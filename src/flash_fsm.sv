==> flow/design.v <==
`default_nettype none
module 
picoblaze_template
#(
parameter clk_count = 250000  
) (
		output reg[7:0] led,
		input clk,
    input wire interrupt_line,
		input [7:0] input_data,
		output wire [23:0] sseg
	);
wire[9:0]  address;
wire[17:0]  instruction;
wire[7:0]  port_id;
wire[7:0]  out_port;
reg[7:0]  in_port;
wire  write_strobe;
wire  read_strobe;
reg  interrupt;
wire  interrupt_ack;
wire  kcpsm3_reset;
reg[26:0] int_count;
reg event_1hz;
reg        lcd_rw_control;
reg[7:0]   lcd_output_data;
pacoblaze3 led_8seg_kcpsm
(
                  .address(address),
               .instruction(instruction),
                   .port_id(port_id),
              .write_strobe(write_strobe),
                  .out_port(out_port),
               .read_strobe(read_strobe),
                   .in_port(in_port),
                 .interrupt(interrupt),
             .interrupt_ack(interrupt_ack),
                     .reset(kcpsm3_reset),
                       .clk(clk));
 wire [19:0] raw_instruction;
	pacoblaze_instruction_memory 
	pacoblaze_instruction_memory_inst(
     	.addr(address),
	    .outdata(raw_instruction)
	);
	always @ (posedge clk)
	begin
	      instruction <= raw_instruction[17:0];
	end
    assign kcpsm3_reset = 0;                       
  always @ (posedge clk)
  begin
      if (int_count==(clk_count-1))  
		begin
         int_count <= 0;
         event_1hz <= 1;
      end else
		begin
         int_count <= int_count + 1;
         event_1hz <= 0;
      end
 end
 always @ (posedge clk or posedge interrupt_ack)   
 begin
      if (interrupt_ack)  
            interrupt <= 0;
      else
		begin 
		      if (interrupt_line)    
      		      interrupt <= 1;
          		else
		            interrupt <= interrupt;
      end
 end
 always @ (posedge clk)
 begin
    case (port_id[7:0])
        8'h0:    in_port <= input_data;
        default: in_port <= 8'bx;
    endcase
end
  always @ (posedge clk)
  begin
        if (write_strobe & port_id[7])   
          led <= out_port;
        if (write_strobe & port_id[6])   
          sseg[7:0] <= out_port;
		  if (write_strobe & port_id[5])   
          sseg[15:8] <= out_port;
        if (write_strobe & port_id[4])   
          sseg[23:16] <= out_port;
  end
endmodule
module address_select
    #(
        parameter WORD_DELTA = 1
    )
    (
        input logic reverse,
        input logic enable,
        input logic [22:0] curr_word,
        input logic [1:0] curr_byte,
        input logic flash_mem_waitrequest,
        output logic [22:0] next_word,
        output logic [1:0] next_byte
    );
    localparam FIRST = 2'd0;
    localparam SECOND = 2'd1;
    localparam THIRD = 2'd2;
    localparam FOURTH = 2'd3;
    always_comb begin
            if(enable) begin
                case(curr_byte)
                    FIRST: begin
                        if(reverse) begin
                            next_word = curr_word - WORD_DELTA;
                            next_byte = FOURTH;
                        end else begin
                            next_word = curr_word;
                            next_byte = SECOND;
                        end
                    end
                    SECOND: begin
                        next_word = curr_word;
                        if(reverse) begin
                            next_byte = FIRST;
                        end else begin
                            next_byte = THIRD;
                        end
                    end
                    THIRD: begin
                        next_word = curr_word;
                        if(reverse) begin
                            next_byte = SECOND;
                        end else begin
                            next_byte = FOURTH;
                        end
                    end
                    FOURTH: begin
                        if(reverse) begin
                            next_word = curr_word;
                            next_byte = THIRD;
                        end else begin
                            next_word = curr_word + WORD_DELTA;
                            next_byte = FIRST;
                        end
                    end
                    default: begin
                        next_word = curr_word;
                        next_byte = curr_byte;
                    end
                endcase
            end 
            else begin
                next_word = curr_word;
                next_byte = curr_byte;
            end
        end
endmodule
module flash_fsm
    #(
        parameter BASE = 0,
        parameter MAX_OFFSET = 22'h7FFFF)
    (
        input logic clk,
        input logic reset,
        input logic enable,
        input logic reverse,
        input logic flash_mem_waitrequest,
        output logic [1:0] out_byte,
        output logic [22:0] flash_mem_address
    );
    logic [22:0] curr_word;
    logic [22:0] next_word;
    logic [1:0] curr_byte;
    logic [1:0] next_byte;
    address_select sel(.curr_word(curr_word), .curr_byte(curr_byte), .next_word(next_word), .next_byte(next_byte), .reverse(reverse), .enable(enable), .flash_mem_waitrequest(flash_mem_waitrequest));
    always_ff @(posedge clk) begin
        if(reset || next_word > BASE + MAX_OFFSET) begin
            curr_word <= BASE;
            curr_byte <= 2'b0;
        end
        else begin
            curr_word <= next_word;
            curr_byte <= next_byte;
        end
    end
    assign out_byte = curr_byte;
    assign flash_mem_address = curr_word;
endmodule
-- Tool chain data of flash_fsm
What the tools print for flash_fsm, step after step.
Line numbers count from 1 in the design file above.
Operators carry their Yosys type and port widths (W data, S select, Z words).
Library cell names are shortened.
The mark n/a stands for no value.
- design top: flash_fsm
- clock: clk
- library: sky130hd
- library corner: tt_025C_1v80

-- Elaborated design
Source: Yosys, flattened and elaborated, memories not mapped. Widths are those after wreduce. Registers that Yosys merges into a memory's read port (data or address) are not register bits. Print and check cells do not count. Equal cells are merged and count once.
- noted register bits after elaboration: 25
- noted elaborated cells: 20
- output and inout bits: 25
- noted eq/ne operators: 3
- noted reductions and logical operators: 3
- muxes and demuxes: 9
- $lt $le $gt $ge at 1
- $add $sub $neg: 2
- operators by type and width (operator ; count):
    $pmux W23 S3 ; 1
    $mux W23 ; 3
    $add A23 B1 Y23 const B ; 1
    $sub A23 B1 Y23 const B ; 1
    $gt A23 B19 Y1 const B ; 1
    $pmux W2 S4 ; 1
    $mux W2 ; 4
    $eq A2 B2 Y1 const B ; 2
    $eq A2 B1 Y1 const B ; 1
    $logic_not A2 Y1 ; 1
    $reduce_or A2 Y1 ; 1
    $logic_or A1 B1 Y1 ; 1

-- Longest topological paths
Yosys ltp: most cells in a row. Word level: on the elaborated netlist, between registers, memories and ports. Mapped: between sequential cells and ports; inverters and the memories' decode and read muxes count.
- depth in word-level cells at 6
- noted ABC_AREA: 1
- noted mapped depth: 18
- mapped depth without buffers at 16

-- Synthesis result
Source: synth_stat.txt of the flow (Yosys; design flattened, memories mapped). It holds for the ABC_AREA given above (unset counts as 0); a run with the other value may have another netlist.
Totals and module areas in this step are rounded.
- mapped area: 2700 µm²
- noted cells in the netlist: 437
- noted sequential part of the area: 500 µm²
- flip-flops at 25
- cells by type (cell type ; count ; area in all (µm²)):
    dfxtp_1 ; 25 ; 500.48
    nand2_1 ; 79 ; 296.534
    nand3_1 ; 40 ; 200.192
    o21ai_0 ; 36 ; 180.173
    inv_1 ; 44 ; 165.158
    nor2_2 ; 26 ; 162.656
    nor2_1 ; 43 ; 161.405
    a21oi_1 ; 31 ; 155.149
    o211ai_1 ; 11 ; 82.579
    nor2_4 ; 7 ; 78.826
    ha_1 ; 6 ; 75.072
    nand4_1 ; 11 ; 68.816
    buf_6 ; 6 ; 67.565
    a31oi_1 ; 8 ; 50.048
    nand2_2 ; 8 ; 50.048
    o221ai_1 ; 4 ; 35.034
    a22oi_1 ; 4 ; 30.029
    buf_2 ; 6 ; 30.029
Not listed: further types 22, cells in them 42.

-- Worst setup path after synthesis
Source: OpenSTA report_checks on the synthesized netlist (no wires, ideal clock, input and output delay 20% of the period each), path of least setup slack; recovery checks are left aside. Register names are those of the netlist, which keeps one name where synthesis merged equal registers.
- path kind: input -> register
- start: input reverse
- end: register curr_word[0]
- arrival time: 2.014 ns
- clock period at 3.87 ns
- noted external input delay: 0.774 ns
- noted data required time: 3.751 ns
- noted delay of the path: 1.359 ns
- time at the first pin at 0.774 ns
- path slack: 1.738 ns
- stages on the path at 14
- synthesis period reached: 2.132 ns
"delay of the path" = arrival - input delay + setup time.
"stages on the path": output pins that drive a net of the path, with the launching flip-flop's if there is one; two outputs of one cell count as two.
"synthesis period reached" = period - worst setup slack (recovery checks aside). The figure is calculated, with input and output delays left at 20% of the set period.
The rows between start and end are the longest chain of elaborated cells between them; the timing report does not say that the signal goes this way. Where chains are equally long, one stands for them.
A line is the first line of the expression or statement that the cell stems from. Yosys adds cells for indexed reads and writes and turns some case tables into memories.
- path through: buf_6 -> nor2_4 -> nand3_2 -> nor2_4 -> nand2_2 -> o21bai_2 -> nand3_1 -> nand2_1 -> nand2_1 -> nand3_1 -> nand2_1 -> nand2_2 -> buf_6 -> nor2_2
- length of the longest elaborated chain at 5
- elaborated cells between the ends (all ways) at 6
- noted RTL lines with such cells: 5
- classes of those cells: 1 x compare; 4 x mux; 1 x reduce/logical
- ends and longest elaborated chain, post-synthesis (element ; line ; text):
    start: declaration ; 168 ; input logic reverse,
    $mux W23 ; 140 ; if(reverse) begin
    $pmux W23 S3 ; 113 ; case(curr_byte)
    $mux W23 ; 112 ; if(enable) begin
    $gt A23 B19 Y1 ; 179 ; if(reset || next_word > BASE + MAX_OFFSET) begin
    $logic_or A1 B1 Y1 ; 179 ;
    end: assignment ; 180 ; curr_word <= BASE;
    end: assignment ; 184 ; curr_word <= next_word;
    end: declaration ; 173 ; logic [22:0] curr_word;

-- Worst path after layout
From the final timing report of run 1: the path of least setup slack in the routed layout; clock arrival at registers is part of the times.
- path kind: register -> register
- start: register curr_word[0]
- end: register curr_word[1]
- noted data required time: 2.43 ns
- stages on the path at 18
- arrival time: 2.26 ns
- clock period at 2.22 ns
- time at the first pin at 0.27 ns
- path slack: 0.16 ns
The rows between start and end are the longest chain of elaborated cells between them; the timing report does not say that the signal goes this way. Where chains are equally long, one stands for them.
- path through: dfxtp_4 -> inv_4 -> ha_4 -> nand2_4 -> nor2_4 -> nand2_4 -> nor2_4 -> nand3_2 -> nand2_1 -> nand3_1 -> nand2_1 -> nand2_1 -> nor2_2 -> nand3_2 -> nand2_2 -> nand2_4 -> clkbuf_16 -> nor2_2
- length of the longest elaborated chain at 6
- elaborated cells between the ends (all ways) at 8
- noted RTL lines with such cells: 7
- classes of those cells: 2 x add/sub; 1 x compare; 4 x mux; 1 x reduce/logical
- ends and longest elaborated chain, after layout (element ; line ; text):
    start: declaration ; 173 ; logic [22:0] curr_word;
    start: assignment ; 180 ; curr_word <= BASE;
    start: assignment ; 184 ; curr_word <= next_word;
    $add A23 B1 Y23 ; 144 ; next_word = curr_word + WORD_DELTA;
    $mux W23 ; 140 ; if(reverse) begin
    $pmux W23 S3 ; 113 ; case(curr_byte)
    $mux W23 ; 112 ; if(enable) begin
    $gt A23 B19 Y1 ; 179 ; if(reset || next_word > BASE + MAX_OFFSET) begin
    $logic_or A1 B1 Y1 ; 179 ;
    end: assignment ; 180 ;
    end: assignment ; 184 ;
    end: declaration ; 173 ;

Memo
Re: implementation data of flash_fsm

flash_fsm through Yosys and OpenROAD on sky130hd: 2 stored runs, unordered, with their settings and measured results. The constraints put input and output delay at 20% of the set period each and load the outputs with 0.01 pF.
"total design power" rests on the timing tool's default activity at the inputs, not on a simulated workload.
Measured values are rounded.

Run 1

==> flow/run.sh <==
#!/bin/bash
# the make line also repeats the synthesis and layout settings of config.mk as NAME=value (left out here)
make -C /OpenROAD-flow-scripts/flow DESIGN_CONFIG=/design/flow/config.mk WORK_HOME=/design/flow/orfs CLKGATE_MAP_FILE= finish
==> flow/config.mk <==
export PLATFORM = sky130hd
export DESIGN_NAME = flash_fsm
export DESIGN_NICKNAME = flash_fsm
export VERILOG_FILES = /design/flow/design.v
export SDC_FILE = /design/flow/constraint.sdc
export NUM_CORES = 4
export LEC_CHECK = 0
export ABC_AREA = 1
export CAP_MARGIN = 35
export CELL_PAD_IN_SITES_DETAIL_PLACEMENT = 0
export CORE_ASPECT_RATIO = 0.6
export CORE_MARGIN = 2
export CORE_UTILIZATION = 30
export MIN_ROUTING_LAYER = met1
export PLACE_DENSITY_LB_ADDON = 0.24
export SETUP_SLACK_MARGIN = 0.11
export SLEW_MARGIN = 40
export TNS_END_PERCENT = 70
==> flow/constraint.sdc <==
create_clock -name core_clock -period 2.22 [get_ports {clk}]
set_input_delay 0.4440 -clock core_clock [delete_from_list [all_inputs] [get_ports {clk}]]
set_output_delay 0.4440 -clock core_clock [all_outputs]
set_load 0.01 [all_outputs]

Measured in run 1:
- area inside the die boundary: 9600 µm²
- final worst hold slack at 0.64 ns
- noted the setup slack of the worst path: 0.16 ns
- total design power at 1.5 mW
- utilization at 42%
- cell area after synthesis at 2700 µm²

Run 2

==> flow/run.sh <==
#!/bin/bash
# the make line also repeats the synthesis and layout settings of config.mk as NAME=value (left out here)
make -C /OpenROAD-flow-scripts/flow DESIGN_CONFIG=/design/flow/config.mk WORK_HOME=/design/flow/orfs CLKGATE_MAP_FILE= finish
==> flow/config.mk <==
export PLATFORM = sky130hd
export DESIGN_NAME = flash_fsm
export DESIGN_NICKNAME = flash_fsm
export VERILOG_FILES = /design/flow/design.v
export SDC_FILE = /design/flow/constraint.sdc
export NUM_CORES = 4
export LEC_CHECK = 0
export CAP_MARGIN = 20
export CORE_ASPECT_RATIO = 1.72
export CORE_MARGIN = 4
export CORE_UTILIZATION = 54
export CTS_CLUSTER_DIAMETER = 240
export MIN_ROUTING_LAYER = met1
export SETUP_SLACK_MARGIN = 0.47
export SLEW_MARGIN = 20
export TNS_END_PERCENT = 5
==> flow/constraint.sdc <==
create_clock -name core_clock -period 2.08 [get_ports {clk}]
set_input_delay 0.4160 -clock core_clock [delete_from_list [all_inputs] [get_ports {clk}]]
set_output_delay 0.4160 -clock core_clock [all_outputs]
set_load 0.01 [all_outputs]

Measured in run 2:
- final worst hold slack at 0.66 ns
- utilization at 87%
- total design power at 1.4 mW
- noted the setup slack of the worst path: -0.36 ns
- area inside the die boundary: 5500 µm²
- cell area after synthesis at 2300 µm²
